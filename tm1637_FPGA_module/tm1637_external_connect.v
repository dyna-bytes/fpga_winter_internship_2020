==> flow/design.v <==
`timescale 1ns / 1ps
module tm1637_external_connect
    #(
        parameter integer divider = 2500
    )(
        input       clk25,
        input[15:0] data,
        output reg  scl,
        output reg  sda
    );
    function int_to_seg7(input integer site, input integer bit_num, 
                        input[3:0] in_digit0, input[3:0] in_digit1, input[3:0] in_digit2, input[3:0] in_digit3);
        reg [7:0] seg7;
        reg [3:0] dig;
    begin
        case (site)
            1 : dig = in_digit0;
            2 : dig = in_digit1;
            3 : dig = in_digit2;
            4 : dig = in_digit3;
        endcase
        case (dig)    
            4'b0000 : seg7 = 8'b00111111;     
            4'b0001 : seg7 = 8'b00000110;     
            4'b0010 : seg7 = 8'b01011011;     
            4'b0011 : seg7 = 8'b01001111;     
            4'b0100 : seg7 = 8'b01100110;     
            4'b0101 : seg7 = 8'b01101101;     
            4'b0110 : seg7 = 8'b01111101;     
            4'b0111 : seg7 = 8'b00000111;     
            4'b1000 : seg7 = 8'b01111111;     
            4'b1001 : seg7 = 8'b01101111;     
            4'b1010 : seg7 = 8'b01110111;     
            4'b1011 : seg7 = 8'b01111100;     
            4'b1100 : seg7 = 8'b00111001;     
            4'b1101 : seg7 = 8'b01011110;     
            4'b1110 : seg7 = 8'b01111001;     
            4'b1111 : seg7 = 8'b01110001;     
            default : seg7 = 8'b00000000;     
        endcase
        int_to_seg7 = seg7[bit_num];    
    end
    endfunction
    integer clkdiv = 0;
    reg clk_en = 0;
    reg [31:0] state_counter = 0;
    reg rdy = 0;
    reg [3:0] reg_digit0 = 2;
    reg [3:0] reg_digit1 = 0;
    reg [3:0] reg_digit2 = 2;
    reg [3:0] reg_digit3 = 1;
    always @(posedge clk25) begin
        if (clkdiv < divider - 1) begin
            clkdiv <= clkdiv + 1;
            clk_en <= 0;
        end
        else begin
            clkdiv <= 0;
            clk_en <= 1;
        end
    end
    always @(posedge clk25) begin
        if (rdy && clk_en) begin
            reg_digit0 <= data[3:0];
            reg_digit1 <= data[7:4];
            reg_digit2 <= data[11:8];
            reg_digit3 <= data[15:12];
        end
    end
    always @(posedge clk25) begin
        if (clk_en) begin
            case (state_counter)
                0 : begin scl <= 1; sda <= 1; end
                1 : begin scl <= 1; sda <= 1; end  
                2 :                 sda <= 0;
                3 : scl <= 0;  
                4 : scl <= 1;
                5 : begin scl <= 0; sda <= 0; end
                6 : scl <= 1; 
                7 : scl <= 0; 
                8 : scl <= 1;
                9 : scl <= 0; 
                10: scl <= 1; 
                11: scl <= 0; 
                12: scl <= 1; 
                13: scl <= 0; 
                14: scl <= 1; 
                15: begin scl <= 0;  sda <= 1; end
                16: scl <= 1; 
                17: begin scl <= 0;  sda <= 0; end
                18: scl <= 1; 
                19: begin scl <= 0; sda <= 1'bz; end
                20: scl <= 1;
                21: begin scl <= 0; sda <= 0; end  
                22: scl <= 1;
                23:                 sda <= 1;      
                24: begin scl <= 1; sda <= 0; end  
                25: begin scl <= 0; sda <= 0; end
                26: scl <= 1; 
                27: scl <= 0; 
                28: scl <= 1; 
                29: begin scl <= 0; sda <= 0; end
                30: begin scl <= 1; sda <= 0; end
                31: begin scl <= 0; sda <= 0; end
                32: begin scl <= 1; sda <= 0; end
                33: begin scl <= 0; sda <= 0; end 
                34: begin scl <= 1; sda <= 0; end
                35: begin scl <= 0; sda <= 0; end
                36: begin scl <= 1; sda <= 0; end
                37: begin scl <= 0; sda <= 1; end
                38: begin scl <= 1; sda <= 1; end
                39: begin scl <= 0; sda <= 1; end
                40: begin scl <= 1; sda <= 1; end
                41: begin scl <= 0; sda <= 1'bz; end
                42: scl <= 1;
                43 : begin scl <= 0; sda <= int_to_seg7(1, 0, reg_digit0, reg_digit1, reg_digit2, reg_digit3); end
                44 : begin scl <= 1;                                                                           end
                45 : begin scl <= 0; sda <= int_to_seg7(1, 1, reg_digit0, reg_digit1, reg_digit2, reg_digit3); end
                46 : begin scl <= 1;                                                                           end
                47 : begin scl <= 0; sda <= int_to_seg7(1, 2, reg_digit0, reg_digit1, reg_digit2, reg_digit3); end 
                48 : begin scl <= 1;                                                                           end
                49 : begin scl <= 0; sda <= int_to_seg7(1, 3, reg_digit0, reg_digit1, reg_digit2, reg_digit3); end 
                50 : begin scl <= 1;                                                                           end
                51 : begin scl <= 0; sda <= int_to_seg7(1, 4, reg_digit0, reg_digit1, reg_digit2, reg_digit3); end 
                52 : begin scl <= 1;                                                                           end
                53 : begin scl <= 0; sda <= int_to_seg7(1, 5, reg_digit0, reg_digit1, reg_digit2, reg_digit3); end 
                54 : begin scl <= 1;                                                                           end
                55 : begin scl <= 0; sda <= int_to_seg7(1, 6, reg_digit0, reg_digit1, reg_digit2, reg_digit3); end 
                56 : begin scl <= 1;                                                                           end
                57 : begin scl <= 0; sda <= int_to_seg7(1, 7, reg_digit0, reg_digit1, reg_digit2, reg_digit3); end 
                58 : begin scl <= 1;                                                                           end
                59 : begin scl <= 0; sda <= 1'bz; end
                60 : begin scl <= 1;              end
                61 : begin scl <= 0; sda <= int_to_seg7(2, 0, reg_digit0, reg_digit1, reg_digit2, reg_digit3); end
                62 : begin scl <= 1;                                                                           end
                63 : begin scl <= 0; sda <= int_to_seg7(2, 1, reg_digit0, reg_digit1, reg_digit2, reg_digit3); end
                64 : begin scl <= 1;                                                                           end
                65 : begin scl <= 0; sda <= int_to_seg7(2, 2, reg_digit0, reg_digit1, reg_digit2, reg_digit3); end
                66 : begin scl <= 1;                                                                           end
                67 : begin scl <= 0; sda <= int_to_seg7(2, 3, reg_digit0, reg_digit1, reg_digit2, reg_digit3); end
                68 : begin scl <= 1;                                                                           end
                69 : begin scl <= 0; sda <= int_to_seg7(2, 4, reg_digit0, reg_digit1, reg_digit2, reg_digit3); end
                70 : begin scl <= 1;                                                                           end
                71 : begin scl <= 0; sda <= int_to_seg7(2, 5, reg_digit0, reg_digit1, reg_digit2, reg_digit3); end 
                72 : begin scl <= 1;                                                                           end
                73 : begin scl <= 0; sda <= int_to_seg7(2, 6, reg_digit0, reg_digit1, reg_digit2, reg_digit3); end
                74 : begin scl <= 1;                                                                           end
                75 : begin scl <= 0; sda <= int_to_seg7(2, 7, reg_digit0, reg_digit1, reg_digit2, reg_digit3); end
                76 : begin scl <= 1;                                                                           end
                77 : begin scl <= 0; sda <= 1'bz; end
                78 : begin scl <= 1;              end
                79 : begin scl <= 0; sda <= int_to_seg7(3, 0, reg_digit0, reg_digit1, reg_digit2, reg_digit3); end
                80 : begin scl <= 1;                                                                           end
                81 : begin scl <= 0; sda <= int_to_seg7(3, 1, reg_digit0, reg_digit1, reg_digit2, reg_digit3); end
                82 : begin scl <= 1;                                                                           end
                83 : begin scl <= 0; sda <= int_to_seg7(3, 2, reg_digit0, reg_digit1, reg_digit2, reg_digit3); end
                84 : begin scl <= 1;                                                                           end
                85 : begin scl <= 0; sda <= int_to_seg7(3, 3, reg_digit0, reg_digit1, reg_digit2, reg_digit3); end
                86 : begin scl <= 1;                                                                           end
                87 : begin scl <= 0; sda <= int_to_seg7(3, 4, reg_digit0, reg_digit1, reg_digit2, reg_digit3); end
                88 : begin scl <= 1;                                                                           end
                89 : begin scl <= 0; sda <= int_to_seg7(3, 5, reg_digit0, reg_digit1, reg_digit2, reg_digit3); end
                90 : begin scl <= 1;                                                                           end
                91 : begin scl <= 0; sda <= int_to_seg7(3, 6, reg_digit0, reg_digit1, reg_digit2, reg_digit3); end
                92 : begin scl <= 1;                                                                           end
                93 : begin scl <= 0; sda <= int_to_seg7(3, 7, reg_digit0, reg_digit1, reg_digit2, reg_digit3); end
                94 : begin scl <= 1;                                                                           end
                95 : begin scl <= 0; sda <= 1'bz; end
                96 : begin scl <= 1;              end
                97  : begin scl <= 0; sda <= int_to_seg7(4, 0, reg_digit0, reg_digit1, reg_digit2, reg_digit3); end
                98  : begin scl <= 1;                                                                           end
                99  : begin scl <= 0; sda <= int_to_seg7(4, 1, reg_digit0, reg_digit1, reg_digit2, reg_digit3); end
                100 : begin scl <= 1;                                                                           end
                101 : begin scl <= 0; sda <= int_to_seg7(4, 2, reg_digit0, reg_digit1, reg_digit2, reg_digit3); end
                102 : begin scl <= 1;                                                                           end
                103 : begin scl <= 0; sda <= int_to_seg7(4, 3, reg_digit0, reg_digit1, reg_digit2, reg_digit3); end
                104 : begin scl <= 1;                                                                           end
                105 : begin scl <= 0; sda <= int_to_seg7(4, 4, reg_digit0, reg_digit1, reg_digit2, reg_digit3); end
                106 : begin scl <= 1;                                                                           end
                107 : begin scl <= 0; sda <= int_to_seg7(4, 5, reg_digit0, reg_digit1, reg_digit2, reg_digit3); end
                108 : begin scl <= 1;                                                                           end
                109 : begin scl <= 0; sda <= int_to_seg7(4, 6, reg_digit0, reg_digit1, reg_digit2, reg_digit3); end
                110 : begin scl <= 1;                                                                           end
                111 : begin scl <= 0; sda <= int_to_seg7(4, 7, reg_digit0, reg_digit1, reg_digit2, reg_digit3); end
                112 : begin scl <= 1;                                                                           end                         
                113 : begin scl <= 0; sda <= 1'bz; end
                114 : begin scl <= 1;              end
                115 : begin scl <= 0; sda <= 0;    end
                116 : begin scl <= 1;              end
                117 : begin scl <= 1; sda <= 1;    end  
                118 : begin scl <= 1; sda <= 0;    end
                119 : begin scl <= 0; sda <= 1;    end
                120 : begin scl <= 1;              end
                121 : begin scl <= 0;              end
                122 : begin scl <= 1;              end
                123 : begin scl <= 0;              end
                124 : begin scl <= 1;              end
                125 : begin scl <= 0;              end
                126 : begin scl <= 1;              end
                127 : begin scl <= 0; sda <= 0;    end
                128 : begin scl <= 1;              end
                129 : begin scl <= 0;              end
                130 : begin scl <= 1;              end
                131 : begin scl <= 0;              end
                132 : begin scl <= 1;              end
                133 : begin scl <= 0; sda <= 1;    end
                134 : begin scl <= 1;              end
                135 : begin scl <= 0; sda <= 1'bz; end
                136 : begin scl <= 1; sda <= 1'bz; end
                137 : begin scl <= 0; sda <= 0;    end
                138 : begin scl <= 1; sda <= 0;    end
                139 : begin scl <= 1; sda <= 1;    end
                140 : begin scl <= 1; sda <= 1;    end
                141 : begin scl <= 1; sda <= 1;    end 
            endcase    
            if (state_counter == 10000) state_counter <= 0;
            else                        state_counter <= state_counter + 1;
            if (state_counter == 9999)  rdy <= 1;
            else                        rdy <= 0;
        end
    end
endmodule
Step by step through the tools: tm1637_external_connect
What the tools print for tm1637_external_connect, step after step.
Line numbers count from 1 in the design file above.
Cell names lack the library's common part.
A cell with -- has no value.
- design top: tm1637_external_connect
- clock input: clk25
- standard-cell library: sky130hd
- timing corner: tt_025C_1v80

After elaboration
Source: Yosys, flattened and elaborated, memories not mapped. Widths are those after wreduce. Registers that Yosys merges into a memory's read port (data or address) are not register bits. Print and check cells do not count. Equal cells are merged and count once.
Yosys's memory passes give these memory sizes; they may raise the number of words (mostly to a power of two), join words into wider ones and drop unused or constant bits.
- flip-flop bits (word level) at 84
- noted latch bits: 0
- memory bits (writable) at 0
- noted bits in read-only memories: 3136
- noted word width x clocked read ports: 0
- memories kept: 28
- bits of input ports: 17
- output and inout bits: 2
- cells after elaboration at 255
- add/sub/neg operators: 2
- noted $mul: 0
- divide/modulo/power cells at 0
- $lt $le $gt $ge at 1
- equality and inequality tests: 143
- noted shift operators: 0
- multiplexer cells at 60
- bitwise gates (word level) at 0
- reduce/logical cells at 11
- memories (memory ; words ; bits a word ; read ports ; write ports ; RTL line ; RTL):
    (no name shown) ; 16 ; 7 ; 1 ; 0 ; 22 ; case (dig)
    (no name shown) ; 16 ; 7 ; 1 ; 0 ; 22 ;
    (no name shown) ; 16 ; 7 ; 1 ; 0 ; 22 ;
    (no name shown) ; 16 ; 7 ; 1 ; 0 ; 22 ;
    (no name shown) ; 16 ; 7 ; 1 ; 0 ; 22 ;
    (no name shown) ; 16 ; 7 ; 1 ; 0 ; 22 ;
Further memories, not shown: 22.
- operators with widths (kind ; number):
    32-bit by 7-bit equality test with 1-bit output with constant B ; 64
    32-bit by 6-bit equality test with 1-bit output with constant B ; 32
    32-bit by 5-bit equality test with 1-bit output with constant B ; 16
    32-bit by 8-bit equality test with 1-bit output with constant B ; 14
    32-bit by 4-bit equality test with 1-bit output with constant B ; 8
    4-bit two-way mux ; 56
    32-bit by 3-bit equality test with 1-bit output with constant B ; 4
    74-bit OR reduction ; 1
    66-bit OR reduction ; 1
    32-bit by 14-bit equality test with 1-bit output with constant B ; 2
    32-bit by 2-bit equality test with 1-bit output with constant B ; 2
    35-bit nonzero test ; 1
    1-bit case mux with 35-bit select ; 1
    32-bit by 1-bit adder with 32-bit output with constant B ; 1
    32-bit by 1-bit equality test with 1-bit output with constant B ; 1
    32-bit by 13-bit < comparator with 1-bit output with constant B ; 1
    32-bit by 2-bit adder with 32-bit output with constant B ; 1
    32-bit zero test ; 1
    19-bit OR reduction ; 1
    14-bit OR reduction ; 1
    8-bit OR reduction ; 1
    2-bit AND reduction ; 2
    2-bit nonzero test ; 1
    1-bit case mux with 2-bit select ; 1
    1-bit two-way mux ; 2
    1-bit logical AND ; 1

Longest topological paths
Depth = most cells in a row (Yosys ltp): at word level without a register or memory, in the mapped netlist without a sequential cell, where the memories' decode and read muxes count.
- depth after elaboration at 4
- ABC_AREA at 1
- gate-level depth with buffers at 16
- noted gate-level depth less buffers: 16

After synthesis
Source: synth_stat.txt of the flow (Yosys; design flattened, memories mapped). It holds for the ABC_AREA given above (unset counts as 0); a run with the other value may have another netlist.
- cell types (cell ; number ; total area (um2)):
    edfxtp_1 ; 51 ; 1.53E+03
    nand2_1 ; 236 ; 885.85
    dfxtp_1 ; 33 ; 660.634
    nor2_1 ; 169 ; 634.358
    inv_1 ; 123 ; 461.693
    nand3_1 ; 71 ; 355.341
    xor2_1 ; 40 ; 350.336
    ha_1 ; 24 ; 300.288
    o21ai_0 ; 45 ; 225.216
    nand4_1 ; 25 ; 156.4
    a21oi_1 ; 23 ; 115.11
    xnor2_1 ; 13 ; 113.859
    nor3_1 ; 22 ; 110.106
    nor2_4 ; 8 ; 90.086
    nor4_1 ; 11 ; 68.816
    nand3b_1 ; 8 ; 60.058
    nor2_2 ; 9 ; 56.304
    nand2_2 ; 8 ; 50.048
Other cell types: 28; their cells: 82.
- mapped cells: 1001
- noted cell area after synthesis: 6784.0 um2
- area of sequential cells: 2192.1 um2
- noted mapped flip-flops: 84
- buffer cells: 16

Path before layout
OpenSTA on the mapped netlist: ideal clock, no wires. The path of least setup slack (recovery checks aside). Input and output delay are each 20% of the period. Register names are those of the netlist, which keeps one name where synthesis merged equal registers.
- path type: reg2reg
- start: register state_counter[1]
- end: register sda
- noted clock period: 2.26 ns
- library setup time at 0.300 ns
- noted time at the first pin: 0.000 ns
- arrival time: 1.733 ns
- noted required time: 1.960 ns
- slack: 0.227 ns
- path delay at 2.033 ns
- stages at 15
- buffers on the path: 0
- noted synthesis period reached: 2.033 ns
"path delay" is the arrival time less input delay plus setup time.
"stages": output pins that drive a net of the path, with the launching flip-flop's if there is one; two outputs of one cell count as two.
"synthesis period reached" = period - worst setup slack (recovery checks aside). The figure is calculated, with input and output delays left at 20% of the set period.
The rows between start and end are the longest chain of elaborated cells between them; the timing report does not say that the signal goes this way. Where chains are equally long, one stands for them.
Each line given opens the expression or statement behind the cell; cells for indexed reads and writes are added by Yosys, which also makes memories of some case tables.
At most two assigning lines are given for a register; there are more.
The path ends at the enable pin of a flip-flop; only ways to that pin are counted.
- cell sequence: edfxtp_1 > inv_1 > ha_1 > inv_1 > nor2_1 > nand2_1 > inv_1 > o21ai_1 > nand2_1 > nor3_2 > nand2_1 > nor2_1 > nand2_1 > nor2_1 > nor2_1
- cells in the longest elaborated chain: 4
- elaborated cells on any way between the ends: 78
- noted source lines of those cells: 1
- those cells by class: eq/ne: 72; reduce/logical: 6
- ends and longest elaborated chain, after synthesis (what ; RTL line ; RTL):
    from (decl) ; 46 ; reg [31:0] state_counter = 0;
    from (assign) ; 216 ; if (state_counter == 10000) state_counter <= 0;
    from (assign) ; 217 ; else                        state_counter <= state_counter + 1;
    32-bit by 8-bit equality test with 1-bit output ; 72 ; case (state_counter)
    8-bit OR reduction ; -- ;
    35-bit nonzero test ; -- ;
    2-bit AND reduction ; -- ;
    to (assign) ; 73 ; 0 : begin scl <= 1; sda <= 1; end
    to (assign) ; 74 ; 1 : begin scl <= 1; sda <= 1; end
    to (decl) ; 9 ; output reg  sda

Timing after layout
From the final timing report of run 1: the path of least setup slack in the routed layout; clock arrival at registers is part of the times.
- path type: reg2reg
- start: register state_counter[8]
- end: register sda
- noted clock period: 1.55 ns
- library setup time at 0.23 ns
- noted time at the first pin: 0.37 ns
- arrival time: 2.46 ns
- noted required time: 1.69 ns
- slack: -0.77 ns
- stages at 19
- buffers on the path: 5
The rows between start and end are the longest chain of elaborated cells between them; the timing report does not say that the signal goes this way. Where chains are equally long, one stands for them.
The chain passes a memory read, where the word-level depth is cut; so it can be longer than that depth.
At most two assigning lines are given for a register; there are more.
Ways into the end's enable are left out, as the timed path ends at the data pin.
- cell sequence: edfxtp_1 > nor2_2 > nand2_1 > nor2_2 > buf_4 > inv_2 > nor2_4 > buf_12 > buf_4 > buf_4 > buf_4 > nand3b_1 > nand2_2 > nor2_2 > nand2_2 > nor2_4 > nand3_2 > nor2_2 > nor2_2
- cells in the longest elaborated chain: 5
- elaborated cells on any way between the ends: 161
- noted source lines of those cells: 3
- those cells by class: eq/ne: 72; mux: 57; reduce/logical: 4; memory: 28
- ends and longest elaborated chain, after layout (what ; RTL line ; RTL):
    from (decl) ; 46 ; reg [31:0] state_counter = 0;
    from (assign) ; 216 ; if (state_counter == 10000) state_counter <= 0;
    from (assign) ; 217 ; else                        state_counter <= state_counter + 1;
    32-bit by 7-bit equality test with 1-bit output ; 72 ; case (state_counter)
    4-bit two-way mux ; 72 ;
    4-bit two-way mux ; 71 ; if (clk_en) begin
    memory read 16 x 7 bit ; 22 ; case (dig)
    1-bit case mux with 35-bit select ; 72 ;
    to (assign) ; 73 ; 0 : begin scl <= 1; sda <= 1; end
    to (assign) ; 74 ; 1 : begin scl <= 1; sda <= 1; end
    to (decl) ; 9 ; output reg  sda

Data sheet: physical implementation of tm1637_external_connect

Module tm1637_external_connect, platform sky130hd: 2 stored runs of the flow (Yosys, OpenROAD) with differing settings, in no particular order. Input and output delays are each 20% of the period that was set; the output load is 0.01 pF.
"time of the worst setup path" = time allowed to the worst setup path (clock period - input delay - output delay, where it has them) - its slack; a late launch clock adds to it, a late capture clock takes from it.
"power consumption" rests on the timing tool's default activity at the inputs, not on a simulated workload.

Run 1

==> flow/run.sh <==
#!/bin/bash
# the make line also repeats the synthesis and layout settings of config.mk as NAME=value (left out here)
make -C /OpenROAD-flow-scripts/flow DESIGN_CONFIG=/design/flow/config.mk WORK_HOME=/design/flow/orfs CLKGATE_MAP_FILE= finish
==> flow/config.mk <==
export PLATFORM = sky130hd
export DESIGN_NAME = tm1637_external_connect
export DESIGN_NICKNAME = tm1637_external_connect
export VERILOG_FILES = /design/flow/design.v
export SDC_FILE = /design/flow/constraint.sdc
export NUM_CORES = 4
export LEC_CHECK = 0
export ABC_AREA = 1
export CAP_MARGIN = 20
export CELL_PAD_IN_SITES_DETAIL_PLACEMENT = 0
export CORE_MARGIN = 2
export CORE_UTILIZATION = 20
export CTS_CLUSTER_DIAMETER = 104
export PLACE_DENSITY_LB_ADDON = 0.02
export SLEW_MARGIN = 15
export TNS_END_PERCENT = 100
==> flow/constraint.sdc <==
create_clock -name core_clock -period 1.55 [get_ports {clk25}]
set_input_delay 0.3100 -clock core_clock [delete_from_list [all_inputs] [get_ports {clk25}]]
set_output_delay 0.3100 -clock core_clock [all_outputs]
set_load 0.01 [all_outputs]

Measured in run 1:
- noted the utilization after layout: 34.1 %
- area of the synthesized netlist at 6784.0 um2
- smallest setup slack: -0.771 ns
- time of the worst setup path: 2.32 ns
- worst setup path kind: reg2reg
- setup total negative slack: -22.450 ns
- power consumption: 4.732 mW
- die area: 35409.8 um2

Run 2

==> flow/run.sh <==
#!/bin/bash
# the make line also repeats the synthesis and layout settings of config.mk as NAME=value (left out here)
make -C /OpenROAD-flow-scripts/flow DESIGN_CONFIG=/design/flow/config.mk WORK_HOME=/design/flow/orfs CLKGATE_MAP_FILE= finish
==> flow/config.mk <==
export PLATFORM = sky130hd
export DESIGN_NAME = tm1637_external_connect
export DESIGN_NICKNAME = tm1637_external_connect
export VERILOG_FILES = /design/flow/design.v
export SDC_FILE = /design/flow/constraint.sdc
export NUM_CORES = 4
export LEC_CHECK = 0
export ABC_AREA = 1
export CAP_MARGIN = 20
export CORE_ASPECT_RATIO = 0.59
export CORE_MARGIN = 3
export CORE_UTILIZATION = 49
export CTS_CLUSTER_DIAMETER = 215
export CTS_CLUSTER_SIZE = 51
export GPL_ROUTABILITY_DRIVEN = 1
export SETUP_SLACK_MARGIN = -0.0
export SLEW_MARGIN = 20
==> flow/constraint.sdc <==
create_clock -name core_clock -period 1.53 [get_ports {clk25}]
set_input_delay 0.3060 -clock core_clock [delete_from_list [all_inputs] [get_ports {clk25}]]
set_output_delay 0.3060 -clock core_clock [all_outputs]
set_load 0.01 [all_outputs]

Measured in run 2:
- time of the worst setup path: 2.32 ns
- worst setup path kind: reg2reg
- noted the utilization after layout: 84.0 %
- setup total negative slack: -29.675 ns
- die area: 15342.3 um2
- power consumption: 4.570 mW
- smallest setup slack: -0.794 ns
- area of the synthesized netlist at 6784.0 um2
